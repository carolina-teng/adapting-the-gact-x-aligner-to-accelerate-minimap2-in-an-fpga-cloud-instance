==> flow/design.v <==
module DP_BRAM #( 
  parameter ADDR_WIDTH = 4,
  parameter DATA_WIDTH = 8
)(
  input clk,
  input [ADDR_WIDTH-1:0] raddr,
  input [ADDR_WIDTH-1:0] waddr,
  input wr_en,
  input [DATA_WIDTH-1:0] data_in,
  output reg [DATA_WIDTH-1:0] data_out);
  reg [DATA_WIDTH-1:0] mem [2**ADDR_WIDTH-1:0];
  always @(posedge clk) begin
      if (wr_en == 1)
          mem[waddr] <= data_in;
      data_out <= mem[raddr];
  end
endmodule
module FIFO#(
    parameter integer DATA_WIDTH = 8, 
    parameter integer ADDR_WIDTH = 4
)(    
    input clk, 
    input rst, 
    input [DATA_WIDTH-1:0] in, 
    input wr_en, 
    input rd_en, 
    output [DATA_WIDTH-1:0] out, 
    output full, 
    output empty
);
parameter DEPTH = (2 ** ADDR_WIDTH);
reg [ADDR_WIDTH-1:0] head, tail;
reg [ADDR_WIDTH-1:0] total;
DP_BRAM #(
    .DATA_WIDTH(DATA_WIDTH), 
    .ADDR_WIDTH(ADDR_WIDTH)
) mem(
    .clk(clk), 
    .data_in(in), 
    .waddr(tail),
    .wr_en(wr_en), 
    .data_out(out), 
    .raddr(head)
);
assign full = (total == (DEPTH-1)); 
assign empty = (total==0);
always@(posedge clk) begin
    if(rst) begin
        tail <= {ADDR_WIDTH{1'b0}}; 
        head <= {ADDR_WIDTH{1'b0}}; 
        total <= {ADDR_WIDTH{1'b0}};
    end
    else begin
        if(wr_en) begin
            tail <= tail + 1;
        end
        if(rd_en) begin
            head <= head + 1;
        end
        if(rd_en == 1 && wr_en == 0) begin
            total <= total - 1;
        end
        if(rd_en == 0 && wr_en == 1) begin
            total <= total + 1;
        end
    end
end
endmodule
Tool chain data of FIFO. Tool output for the design above, in the order of the flow. Line numbers count from 1 in the design file above. Cell names lack the library's common part. Not given: -

Top: FIFO. Clock input: clk. Cell library: sky130hd. Library corner: tt_025C_1v80.

Word-level counts. Yosys after proc, flatten, opt, wreduce and memory -nomap, before mapping. Memory bits, and registers merged into a memory's read port (data or address), are not among the register bits. Print and check cells are not counted. Equal cells are merged and count once. Memory sizes are those after Yosys's memory passes, which may raise the word count (mostly to a power of two), join words into wider ones and drop unused or constant bits.

Bitwise gates (word level): 2. For equality and inequality tests the number is 1. For reductions and logical operators the number is 4. The figure for $add $sub $neg is 4. Under mux-type cells stands 5.

Operators with widths (count): 4-bit by 1-bit adder with 4-bit output with constant B (3); 4-bit 2-to-1 mux (3); 8-bit 2-to-1 mux (1); 4-bit by 1-bit subtractor with 4-bit output with constant B (1); 4-bit equality test with constant B (1); 4-bit logical NOT (1); 1-bit logical AND (2); 1-bit NOT (2); 2-bit nonzero test (1); 1-bit 2-to-1 mux (1).

Under bits of input ports stands 12. Under word width x clocked read ports stands 8. The figure for word-level cells is 20. For memory bits (writable) the number is 128. For memories the number is 1. For register bits the number is 12.

Memories: mem.mem (words 16, bits a word 8, read ports 1, wr ports 1, line 11) `reg [DATA_WIDTH-1:0] mem [2**ADDR_WIDTH-1:0];`.

Longest topological paths. Depth = most cells in a row (Yosys ltp): at word level without a register or memory, in the mapped netlist without a sequential cell, where the memories' decode and read muxes count.

For depth in word-level cells the number is 4. Under ABC_AREA stands 0. For gate-level depth with buffers the number is 8. Under depth with buffers taken out stands 8.

Synthesis result. Source: synth_stat.txt of the flow (Yosys; design flattened, memories mapped). It holds for the ABC_AREA given above (unset counts as 0); a run with the other value may have another netlist. Totals and module areas in this step are rounded.

For buffer cells the number is 14. The figure for mapped area is 5800 µm². Sequential part of the area: 4200 µm². Under standard cells after synthesis stands 295. The entry for flip-flop cells reads 148.

Cell types: edfxtp_1 (count 128, area in all 3.84E+03 µm²); mux4_1 (count 16, area in all 420.403 µm²); dfxtp_1 (count 20, area in all 400.384 µm²); mux4_2 (count 16, area in all 360.346 µm²); a22oi_1 (count 16, area in all 120.115 µm²); and2_1 (count 17, area in all 106.352 µm²); ha_1 (count 8, area in all 100.096 µm²); nor2_1 (count 17, area in all 63.811 µm²); buf_6 (count 4, area in all 45.043 µm²); nand2_1 (count 12, area in all 45.043 µm²); xor2_1 (count 5, area in all 43.792 µm²); mux2i_1 (count 3, area in all 30.029 µm²); xnor2_1 (count 3, area in all 26.275 µm²); buf_12 (count 1, area in all 20.019 µm²); clkdlybuf4s25_2 (count 2, area in all 20.019 µm²); fa_1 (count 1, area in all 20.019 µm²); inv_1 (count 4, area in all 15.014 µm²); nand4_1 (count 2, area in all 12.512 µm²).

Not listed: further types 16, cells in them 20. By module: a second synthesis without flattening, with its own total; a netlist apart from the flattened one above.

For cells (unflattened synthesis) the number is 289. Under area total of the unflattened synthesis stands 5700 µm².

Each row is one instance without its submodules.

Modules: DP_BRAM (sequential area 4000 µm², instances 1, area 5100 µm², cells 229); FIFO (sequential area 240 µm², instances 1, area 590 µm², cells 60).

Path before layout. Path of least setup slack by OpenSTA after synthesis, without wires, with an ideal clock, recovery checks aside; 20% of the period is set as input and as output delay. Where synthesis merged equal registers, the netlist keeps one of their names.

Kind: in2reg. Start: input port rd_en. End: register total[3]. The entry for buffers on the path reads 0. For period the number is 2.18 ns. Under delay of the path stands 1.443 ns. The figure for data required time is 2.059 ns. Arrival: 1.758 ns. The figure for driving pins on the path is 8. Under path slack stands 0.301 ns. Under period reached after synthesis stands 1.879 ns.

"delay of the path" is the arrival time less input delay plus setup time. "driving pins on the path" counts driving pins, that of a launching flip-flop among them; a cell with two outputs on the path counts twice. "period reached after synthesis" = period - worst setup slack (recovery checks aside). The figure is calculated, with input and output delays left at 20% of the set period. Between the ends stands the longest chain of elaborated cells between them, by number of cells; it is not shown to be the way that was timed. Of several equally long chains one is given. Each line given opens the expression or statement behind the cell; cells for indexed reads and writes are added by Yosys, which also makes memories of some case tables. A register here has more assigning lines than the two given.

Cell sequence: inv_1 > ha_1 > inv_1 > ha_1 > a21oi_1 > a211oi_1 > a31oi_1 > mux2_2. The figure for length of the longest elaborated chain is 3. For elaborated cells on any way between the ends the number is 6. Under source lines of those cells stands 2. Those cells by class: 2 x mux; 1 x logic; 3 x reduce/logical.

RTL lines, path post-synthesis: from (decl) (line 26) `input rd_en,`; 1-bit logical AND (line 60) `if(rd_en == 1 && wr_en == 0) begin`; 4-bit 2-to-1 mux (line 60); 4-bit 2-to-1 mux (line 63) `if(rd_en == 0 && wr_en == 1) begin`; to (assign) (line 61) `total <= total - 1;`; to (assign) (line 64) `total <= total + 1;`; to (decl) (line 33) `reg [ADDR_WIDTH-1:0] total;`.

Path in the finished layout. Path of least setup slack in the final report of entry A (OpenROAD, finished layout, wires in). Where an end is a register, its clock arrival counts in the times.

Kind: in2reg. Start: input port wr_en. End: register total[3]. Arrival: 2.09 ns. The figure for driving pins on the path is 8. The entry for buffers on the path reads 1. The figure for data required time is 2.29 ns. For period the number is 1.98 ns. Under path slack stands 0.20 ns.

Between the ends stands the longest chain of elaborated cells between them, by number of cells; it is not shown to be the way that was timed. Of several equally long chains one is given. A register here has more assigning lines than the two given.

Cell sequence: clkdlybuf4s50_1 > ha_1 > inv_2 > ha_4 > a21oi_2 > a211oi_1 > a31oi_1 > mux2_2. The figure for length of the longest elaborated chain is 4. For elaborated cells on any way between the ends the number is 6. Under source lines of those cells stands 2. Those cells by class: 2 x mux; 1 x logic; 3 x reduce/logical.

RTL lines, path post-layout: from (decl) (line 25) `input wr_en,`; 1-bit NOT (line 60) `if(rd_en == 1 && wr_en == 0) begin`; 1-bit logical AND (line 60); 4-bit 2-to-1 mux (line 60); 4-bit 2-to-1 mux (line 63) `if(rd_en == 0 && wr_en == 1) begin`; to (assign) (line 61) `total <= total - 1;`; to (assign) (line 64) `total <= total + 1;`; to (decl) (line 33) `reg [ADDR_WIDTH-1:0] total;`.

==> results <==
Measured results for FIFO: 2 stored runs of the Yosys and OpenROAD flow on sky130hd. The settings differ; the order carries no meaning. The constraints put input and output delay at 20% of the set period each and load the outputs with 0.01 pF. "clock period achieved" is the run's clock period less its worst setup slack. It is reckoned from that one timing run; input and output delays stay at 20% of the period that was set. "worst path time" = time allowed to the worst setup path (clock period - input delay - output delay, where it has them) - its slack; a late launch clock adds to it, a late capture clock takes from it. "power consumption" rests on the timing tool's default activity at the inputs, not on a simulated workload. Measured values are rounded.

Entry A has these settings: period_ns 1.98; CORE_UTILIZATION 33; SETUP_SLACK_MARGIN 0.2; PLACE_DENSITY_LB_ADDON 0.01; CORE_MARGIN 7; TNS_END_PERCENT 40; GPL_TIMING_DRIVEN 1; CTS_CLUSTER_DIAMETER 369; CAP_MARGIN 25; MIN_ROUTING_LAYER met2; MAX_ROUTING_LAYER met4; SLEW_MARGIN 20. For the die footprint the run shows 22000 µm². The total negative slack on setup checks reads 0.000 ns. The power consumption is 7300 µW. For the worst hold slack in the final report the run shows 0.42 ns. The measured standard-cell area after layout is 7300 µm². The measured worst path time is 1.39 ns. Worst setup path type: in2reg. The smallest setup slack comes to 0.20 ns. The synthesis area is 5800 µm². The clock period achieved is 1.785 ns. The final utilization reads 42 %.

Entry B has these settings: period_ns 1.53; CORE_UTILIZATION 72; PLACE_DENSITY_LB_ADDON 0.11; CELL_PAD_IN_SITES_DETAIL_PLACEMENT 0; TNS_END_PERCENT 90; ABC_AREA 1; CTS_CLUSTER_SIZE 33; CTS_CLUSTER_DIAMETER 332; CAP_MARGIN 20; CORE_MARGIN 2; SLEW_MARGIN 20. For the die footprint the run shows 9600 µm². The total negative slack on setup checks reads -0.26 ns. The power consumption is 9900 µW. For the worst hold slack in the final report the run shows 0.48 ns. The measured standard-cell area after layout is 7600 µm². The measured worst path time is 1.36 ns. Worst setup path type: reg2out. The smallest setup slack comes to -0.14 ns. The synthesis area is 6400 µm². The clock period achieved is 1.667 ns. The final utilization reads 88 %.
